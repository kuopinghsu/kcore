==> flow/design.v <==
module uart #(
    parameter CLK_FREQ = 50_000_000,
    parameter BAUD_RATE = 115200
) (
    input  logic        clk,
    input  logic        rst_n,
    input  logic [31:0] axi_awaddr,
    input  logic        axi_awvalid,
    output logic        axi_awready,
    input  logic [31:0] axi_wdata,
    input  logic [3:0]  axi_wstrb,
    input  logic        axi_wvalid,
    output logic        axi_wready,
    output logic [1:0]  axi_bresp,
    output logic        axi_bvalid,
    input  logic        axi_bready,
    input  logic [31:0] axi_araddr,
    input  logic        axi_arvalid,
    output logic        axi_arready,
    output logic [31:0] axi_ardata,
    output logic [1:0]  axi_rresp,
    output logic        axi_rvalid,
    input  logic        axi_rready,
    output logic        uart_tx,
    input  logic        uart_rx
);
    localparam BAUD_DIV = CLK_FREQ / BAUD_RATE;
    logic [$clog2(BAUD_DIV)-1:0] baud_counter;
    logic baud_tick;
    logic [$clog2(BAUD_DIV)-1:0] rx_baud_counter;
    logic rx_baud_tick;
    typedef enum logic [2:0] {
        TX_IDLE,
        TX_START,
        TX_DATA,
        TX_STOP,
        TX_DONE
    } tx_state_t;
    tx_state_t tx_state;
    logic [7:0]  tx_data;
    logic [2:0]  tx_bit_count;
    logic        tx_busy;
    logic        tx_start;
    typedef enum logic [1:0] {
        RX_IDLE,
        RX_START,
        RX_DATA,
        RX_STOP
    } rx_state_t;
    rx_state_t rx_state;
    logic [7:0]  rx_data;
    logic [2:0]  rx_bit_count;
    logic        rx_data_ready;
    logic        rx_overrun;
    logic [7:0]  tx_fifo [16];
    logic [3:0]  tx_fifo_wr_ptr;
    logic [3:0]  tx_fifo_rd_ptr;
    logic [4:0]  tx_fifo_count;
    logic        tx_fifo_empty;
    logic        tx_fifo_full;
    assign tx_fifo_empty = (tx_fifo_count == 5'd0);
    assign tx_fifo_full = (tx_fifo_count == 5'd16);
    logic [7:0]  rx_fifo [16];
    logic [3:0]  rx_fifo_wr_ptr;
    logic [3:0]  rx_fifo_rd_ptr;
    logic [4:0]  rx_fifo_count;
    logic        rx_fifo_empty;
    logic        rx_fifo_full;
    assign rx_fifo_empty = (rx_fifo_count == 5'd0);
    assign rx_fifo_full = (rx_fifo_count == 5'd16);
    logic uart_rx_sync1, uart_rx_sync2;
    always_ff @(posedge clk or negedge rst_n) begin
        if (!rst_n) begin
            uart_rx_sync1 <= 1'b1;
            uart_rx_sync2 <= 1'b1;
        end else begin
            uart_rx_sync1 <= uart_rx;
            uart_rx_sync2 <= uart_rx_sync1;
        end
    end
    typedef enum logic [1:0] {
        WRITE_IDLE,
        WRITE_DATA,
        WRITE_RESP
    } write_state_t;
    write_state_t write_state;
    typedef enum logic [1:0] {
        READ_IDLE,
        READ_DATA
    } read_state_t;
    read_state_t read_state;
    always_ff @(posedge clk or negedge rst_n) begin
        if (!rst_n) begin
            baud_counter <= '0;
            baud_tick <= 1'b0;
        end else begin
            if (baud_counter == BAUD_DIV - 1) begin
                baud_counter <= '0;
                baud_tick <= 1'b1;
            end else begin
                baud_counter <= baud_counter + 1'b1;
                baud_tick <= 1'b0;
            end
        end
    end
    always_ff @(posedge clk or negedge rst_n) begin
        if (!rst_n) begin
            rx_baud_counter <= '0;
            rx_baud_tick <= 1'b0;
        end else begin
            if (rx_state == RX_IDLE && uart_rx_sync2 == 1'b0) begin
                rx_baud_counter <= (BAUD_DIV / 2);   
                rx_baud_tick <= 1'b0;
            end else begin
                if (rx_baud_counter == BAUD_DIV - 1) begin
                    rx_baud_counter <= '0;
                    rx_baud_tick <= 1'b1;
                end else begin
                    rx_baud_counter <= rx_baud_counter + 1'b1;
                    rx_baud_tick <= 1'b0;
                end
            end
        end
    end
    always_ff @(posedge clk or negedge rst_n) begin
        if (!rst_n) begin
            tx_fifo_wr_ptr <= 4'd0;
            tx_fifo_rd_ptr <= 4'd0;
            tx_fifo_count <= 5'd0;
        end else begin
            if (write_state == WRITE_DATA && axi_wvalid && axi_wready &&
                axi_awaddr[7:0] == 8'h00 && !tx_fifo_full) begin
                tx_fifo[tx_fifo_wr_ptr] <= axi_wdata[7:0];
                tx_fifo_wr_ptr <= tx_fifo_wr_ptr + 4'd1;
                if (!tx_start) begin
                    tx_fifo_count <= tx_fifo_count + 5'd1;
                end
            end
            if (tx_start && !tx_fifo_empty) begin
                tx_fifo_rd_ptr <= tx_fifo_rd_ptr + 4'd1;
                if (!(write_state == WRITE_DATA && axi_wvalid && axi_wready &&
                      axi_awaddr[7:0] == 8'h00 && !tx_fifo_full)) begin
                    tx_fifo_count <= tx_fifo_count - 5'd1;
                end
            end
        end
    end
    always_ff @(posedge clk or negedge rst_n) begin
        if (!rst_n) begin
            tx_state <= TX_IDLE;
            tx_data <= 8'd0;
            tx_bit_count <= 3'd0;
            tx_busy <= 1'b0;
            tx_start <= 1'b0;
            uart_tx <= 1'b1;
        end else begin
            tx_start <= 1'b0;
            case (tx_state)
                TX_IDLE: begin
                    uart_tx <= 1'b1;
                    tx_busy <= 1'b0;
                    if (!tx_fifo_empty) begin
                        tx_data <= tx_fifo[tx_fifo_rd_ptr];
                        tx_start <= 1'b1;
                        tx_busy <= 1'b1;
                        tx_state <= TX_START;
                    end
                end
                TX_START: begin
                    if (baud_tick) begin
                        uart_tx <= 1'b0;   
                        tx_bit_count <= 3'd0;
                        tx_state <= TX_DATA;
                    end
                end
                TX_DATA: begin
                    if (baud_tick) begin
                        uart_tx <= tx_data[tx_bit_count];
                        if (tx_bit_count == 3'd7) begin
                            tx_state <= TX_STOP;
                        end else begin
                            tx_bit_count <= tx_bit_count + 3'd1;
                        end
                    end
                end
                TX_STOP: begin
                    if (baud_tick) begin
                        uart_tx <= 1'b1;   
                        tx_state <= TX_DONE;
                    end
                end
                TX_DONE: begin
                    if (baud_tick) begin
                        tx_state <= TX_IDLE;
                    end
                end
                default: tx_state <= TX_IDLE;
            endcase
        end
    end
    always_ff @(posedge clk or negedge rst_n) begin
        if (!rst_n) begin
            rx_fifo_wr_ptr <= 4'd0;
            rx_fifo_rd_ptr <= 4'd0;
            rx_fifo_count <= 5'd0;
            rx_overrun <= 1'b0;
        end else begin
            if (rx_data_ready && !rx_fifo_full) begin
                rx_fifo[rx_fifo_wr_ptr] <= rx_data;
                rx_fifo_wr_ptr <= rx_fifo_wr_ptr + 4'd1;
                if (!(read_state == READ_DATA && axi_rvalid && axi_rready &&
                      axi_araddr[7:0] == 8'h00 && !rx_fifo_empty)) begin
                    rx_fifo_count <= rx_fifo_count + 5'd1;
                end
            end else if (rx_data_ready && rx_fifo_full) begin
                rx_overrun <= 1'b1;
            end
            if (read_state == READ_DATA && axi_rvalid && axi_rready &&
                axi_araddr[7:0] == 8'h00 && !rx_fifo_empty) begin
                rx_fifo_rd_ptr <= rx_fifo_rd_ptr + 4'd1;
                if (!(rx_data_ready && !rx_fifo_full)) begin
                    rx_fifo_count <= rx_fifo_count - 5'd1;
                end
            end
            if (read_state == READ_DATA && axi_rvalid && axi_rready &&
                axi_araddr[7:0] == 8'h04) begin
                rx_overrun <= 1'b0;
            end
        end
    end
    logic rx_sampling;   
    always_ff @(posedge clk or negedge rst_n) begin
        if (!rst_n) begin
            rx_state <= RX_IDLE;
            rx_data <= 8'd0;
            rx_bit_count <= 3'd0;
            rx_data_ready <= 1'b0;
            rx_sampling <= 1'b0;
        end else begin
            rx_data_ready <= 1'b0;
            case (rx_state)
                RX_IDLE: begin
                    rx_sampling <= 1'b0;
                    if (uart_rx_sync2 == 1'b0 && !rx_sampling) begin
                        rx_bit_count <= 3'd0;
                        rx_sampling <= 1'b1;
                        rx_state <= RX_START;
                    end
                end
                RX_START: begin
                    if (rx_baud_tick) begin
                        rx_state <= RX_DATA;
                    end
                end
                RX_DATA: begin
                    if (rx_baud_tick) begin
                        rx_data[rx_bit_count] <= uart_rx_sync2;
                        if (rx_bit_count == 3'd7) begin
                            rx_state <= RX_STOP;
                        end else begin
                            rx_bit_count <= rx_bit_count + 3'd1;
                        end
                    end
                end
                RX_STOP: begin
                    if (rx_baud_tick) begin
                        if (uart_rx_sync2 == 1'b1) begin
                            rx_data_ready <= 1'b1;
                        end
                        rx_state <= RX_IDLE;
                    end
                end
                default: rx_state <= RX_IDLE;
            endcase
        end
    end
    logic [31:0] write_addr_reg;
    always_ff @(posedge clk or negedge rst_n) begin
        if (!rst_n) begin
            write_state <= WRITE_IDLE;
            write_addr_reg <= 32'd0;
            axi_awready <= 1'b0;
            axi_wready <= 1'b0;
            axi_bresp <= 2'b00;
            axi_bvalid <= 1'b0;
        end else begin
            case (write_state)
                WRITE_IDLE: begin
                    axi_awready <= 1'b1;
                    axi_wready <= 1'b0;
                    axi_bvalid <= 1'b0;
                    if (axi_awvalid && axi_awready) begin
                        write_addr_reg <= axi_awaddr;
                        axi_awready <= 1'b0;
                        write_state <= WRITE_DATA;
                    end
                end
                WRITE_DATA: begin
                    axi_wready <= 1'b1;
                    if (axi_wvalid && axi_wready) begin
                        axi_wready <= 1'b0;
                        write_state <= WRITE_RESP;
                    end
                end
                WRITE_RESP: begin
                    axi_bresp <= 2'b00;   
                    axi_bvalid <= 1'b1;
                    if (axi_bvalid && axi_bready) begin
                        axi_bvalid <= 1'b0;
                        write_state <= WRITE_IDLE;
                    end
                end
                default: write_state <= WRITE_IDLE;
            endcase
        end
    end
    always_ff @(posedge clk or negedge rst_n) begin
        if (!rst_n) begin
            read_state <= READ_IDLE;
            axi_arready <= 1'b0;
            axi_ardata <= 32'd0;
            axi_rresp <= 2'b00;
            axi_rvalid <= 1'b0;
        end else begin
            case (read_state)
                READ_IDLE: begin
                    axi_arready <= 1'b1;
                    axi_rvalid <= 1'b0;
                    if (axi_arvalid && axi_arready) begin
                        axi_arready <= 1'b0;
                        read_state <= READ_DATA;
                        case (axi_araddr[7:0])
                            8'h00: begin
                                if (!rx_fifo_empty) begin
                                    axi_ardata <= {24'd0, rx_fifo[rx_fifo_rd_ptr]};
                                end else begin
                                    axi_ardata <= 32'd0;
                                end
                            end
                            8'h04: begin
                                axi_ardata <= {28'd0, rx_overrun, !rx_fifo_empty, tx_fifo_full, tx_busy};
                            end
                            default: axi_ardata <= 32'd0;
                        endcase
                    end
                end
                READ_DATA: begin
                    axi_rresp <= 2'b00;   
                    axi_rvalid <= 1'b1;
                    if (axi_rvalid && axi_rready) begin
                        axi_rvalid <= 1'b0;
                        read_state <= READ_IDLE;
                    end
                end
                default: read_state <= READ_IDLE;
            endcase
        end
    end
endmodule
# [Reports on uart]
# What the tools print for uart, step after step.
# Lines are those of the file above, counted from 1.
# Cell names lack the library's common part.
# Not given: --
[design] design="uart" clock="clk" cell_library="sky130hd" corner="tt_025C_1v80"

# [Word level]
# Source: Yosys, flattened and elaborated. Widths are those after wreduce. Registers that Yosys merges into a memory's read port (data or address) are not register bits. Print and check cells do not count. Equal cells are merged and count once.
[word_totals] register_bits=378 latch_bits=0 ramBits=0 mem_bits_ro=0 clocked_rd_ports_x_width=0 memories=0 in_bits=108 wordCells=338
[classes] n_addsub=13 multipliers=0 div_mod_pow=0 cmp=0 equal=96 shifts=3 mux=68 n_logic=6 n_reduce_logical=88
[ops] operator="8-bit parallel mux with 16-bit select" count=2
[ops] operator="4-bit == test (second input constant)" count=32
[ops] operator="3-bit AND reduction" count=33
[ops] operator="4-bit by 3-bit == test with 1-bit output (second input constant)" count=16
[ops] operator="32-bit parallel mux with 2-bit select" count=1
[ops] operator="5-bit two-way mux" count=8
[ops] operator="2-bit inequality test (second input constant)" count=18
[ops] operator="3-bit two-way mux" count=11
[ops] operator="4-bit by 2-bit == test with 1-bit output (second input constant)" count=8
[ops] operator="9-bit two-way mux" count=3
[ops] operator="8-bit two-way mux" count=3
[ops] operator="2-bit two-way mux" count=10
[ops] operator="1-bit two-way mux" count=20
[ops] operator="1-bit logical AND" count=19
[ops] operator="9-bit by 1-bit adder with 9-bit output (second input constant)" count=2
[ops] operator="9-bit == test (second input constant)" count=2
[ops] operator="4-bit by 1-bit adder with 4-bit output (second input constant)" count=4
[ops] operator="4-bit by 1-bit == test with 1-bit output (second input constant)" count=4
[ops] operator="4-bit zero test" count=4
[ops] operator="8-bit zero test" count=2
[ops] operator="3-bit parallel mux with 5-bit select" count=1
[ops] operator="2-bit nonzero test" count=6
[ops] operator="4-bit AND reduction" count=3
[ops] operator="6-bit AND reduction" count=2
[ops] operator="3-bit parallel mux with 2-bit select" count=2
[ops] operator="2-bit AND reduction" count=5
[ops] operator="5-bit by 1-bit adder with 5-bit output (second input constant)" count=2
[ops] operator="5-bit by 1-bit subtractor with 5-bit output (second input constant)" count=2
# Not listed: further kinds 28, cells in them 49.

# [Logic depth]
# Longest topological path by Yosys (ltp), each cell counted once; first at word level (registers and memories cut), then after technology mapping (sequential cells cut; the memories' decode and read muxes count).
[logic_depth] ltp_word=9 ABC_AREA=0 mapped_depth=10 ltp_nobuf=8

# [Mapped cells and area]
# The flow's flattened synthesis, as Yosys stat reports it; memories are mapped. The netlist is that of the ABC_AREA named above (0 if unset); the other value can give another one.
# The area totals of this step are shown rounded.
[mapped] cell_count=1110 mapped_area_um2=15220 sequential_area_um2=10270 ffs=359
[types] cell_type="edfxtp_1" count=256 area_total_um2=7.69E+03
[types] cell_type="dfrtp_1" count=96 area_total_um2=2.4E+03
[types] cell_type="ha_1" count=33 area_total_um2=412.896
[types] cell_type="nand2_1" count=83 area_total_um2=311.549
[types] cell_type="o21ai_0" count=58 area_total_um2=290.278
[types] cell_type="mux2i_1" count=28 area_total_um2=280.269
[types] cell_type="a22oi_1" count=35 area_total_um2=262.752
[types] cell_type="buf_4" count=29 area_total_um2=217.709
[types] cell_type="nand3_1" count=40 area_total_um2=200.192
[types] cell_type="nor2_1" count=52 area_total_um2=195.187
[types] cell_type="dfstp_2" count=7 area_total_um2=183.926
[types] cell_type="xnor2_1" count=21 area_total_um2=183.926
[types] cell_type="a22o_1" count=18 area_total_um2=157.651
[types] cell_type="a21oi_1" count=31 area_total_um2=155.149
[types] cell_type="mux2_2" count=11 area_total_um2=123.869
[types] cell_type="a221oi_1" count=14 area_total_um2=122.618
[types] cell_type="and2_1" count=19 area_total_um2=118.864
[types] cell_type="inv_1" count=30 area_total_um2=112.608
# Other cell types: 58; their cells: 249.

# [Path before layout]
# Path of least setup slack by OpenSTA after synthesis, without wires, with an ideal clock, recovery checks aside; 20% of the period is set as input and as output delay. Where synthesis merged equal registers, the netlist keeps one of their names.
[synth_path] path_kind="register -> register" from="register (no name shown)" to="register rx_fifo[0][0]" tclk_ps=2590 setup_time_ps=383 t_first_pin_ps=0 arrival_time_ps=2007 required_ps=2207 path_slack_ps=199 path_delay_ps=2390 stages=7 path_buffers=1 synth_period_reached_ps=2391
# "path_delay_ps" is the arrival time less input delay plus setup time.
# "stages" counts driving pins, that of a launching flip-flop among them; a cell with two outputs on the path counts twice.
# "synth_period_reached_ps" is the clock period less the worst setup slack; recovery checks do not enter. This is arithmetic on one report: input and output delays are still those of the set period (20% each).
[synth_via] cell_sequence="dfrtp_1 > inv_1 > ha_1 > a31oi_1 > clkbuf_1 > nand3_1 > nor3_1"
[synth_rtl] element="to (assign)" line=209 source="rx_fifo[rx_fifo_wr_ptr] <= rx_data;"
[synth_rtl] element="to (decl)" line=63 source="logic [7:0]  rx_fifo [16];"
# No chain of elaborated cells between the ends is given.

# [Worst path after layout]
# From the final timing report of flow run 1: the path of least setup slack in the routed layout; clock arrival at registers is part of the times.
# The path's times are printed in steps of 10 ps; the period is the one set.
[layout_path] path_kind="register -> register" from="register rx_fifo_rd_ptr[0]" to="register axi_ardata[6]" tclk_ps=2810 setup_time_ps=110 t_first_pin_ps=510 arrival_time_ps=3030 required_ps=3210 path_slack_ps=180 stages=9 path_buffers=1
# The rows between start and end are the longest chain of elaborated cells between them; the timing report does not say that the signal goes this way. Where chains are equally long, one stands for them.
# Each line given opens the expression or statement behind the cell; cells for indexed reads and writes are added by Yosys, which also makes memories of some case tables.
# A register here has more assigning lines than the two given.
[layout_via] cell_sequence="dfrtp_1 > inv_1 > ha_1 > buf_4 > a222oi_1 > mux2i_1 > o22ai_1 > o2111ai_1 > a22o_1" elab_chain_len=4 cells_between=19 cone_lines=3 classes_between="eq/ne: 15; mux: 3; reduce/logical: 1"
[layout_rtl] element="from (decl)" line=65 source="logic [3:0]  rx_fifo_rd_ptr;"
[layout_rtl] element="from (assign)" line=204 source="rx_fifo_rd_ptr <= 4'd0;"
[layout_rtl] element="from (assign)" line=220 source="rx_fifo_rd_ptr <= rx_fifo_rd_ptr + 4'd1;"
[layout_rtl] element="4-bit == test" line=335 source="axi_ardata <= {24'd0, rx_fifo[rx_fifo_rd_ptr]};"
[layout_rtl] element="8-bit parallel mux with 16-bit select" line=335
[layout_rtl] element="8-bit two-way mux" line=334 source="if (!rx_fifo_empty) begin"
[layout_rtl] element="32-bit parallel mux with 2-bit select" line=332 source="case (axi_araddr[7:0])"
[layout_rtl] element="to (assign)" line=335
[layout_rtl] element="to (assign)" line=341 source="axi_ardata <= {28'd0, rx_overrun, !rx_fifo_empty, tx_fifo_full, tx_busy};"
[layout_rtl] element="to (decl)" line=20 source="output logic [31:0] axi_ardata,"

# Settings and measured results of 2 stored flow runs for module uart (sky130hd), not sorted in any way. The constraints put input and output delay at 20% of the set period each and load the outputs with 0.01 pF.
# "period_reached_ps" = clock period - worst setup slack. The figure is calculated, with input and output delays left at 20% of the set period.
# Values from the reports are rounded here.
run="flow run 1" settings period_ns=2.81 CORE_UTILIZATION=63 CAP_MARGIN=20 CORE_MARGIN=2 SLEW_MARGIN=20
run="flow run 1" results ws_setup_ps=182 period_reached_ps=2628 layout_utilization_frac=0.749 synthArea_um2=15220 final_die_area_um2=25420 tns_setup_ps=0
run="flow run 2" settings period_ns=2.84 CORE_UTILIZATION=27 CELL_PAD_IN_SITES_GLOBAL_PLACEMENT=1 TNS_END_PERCENT=10 GPL_TIMING_DRIVEN=0 CTS_CLUSTER_DIAMETER=293 CAP_MARGIN=35 CORE_MARGIN=2 SLEW_MARGIN=20
run="flow run 2" results ws_setup_ps=81 period_reached_ps=2759 layout_utilization_frac=0.325 synthArea_um2=15220 final_die_area_um2=58290 tns_setup_ps=0
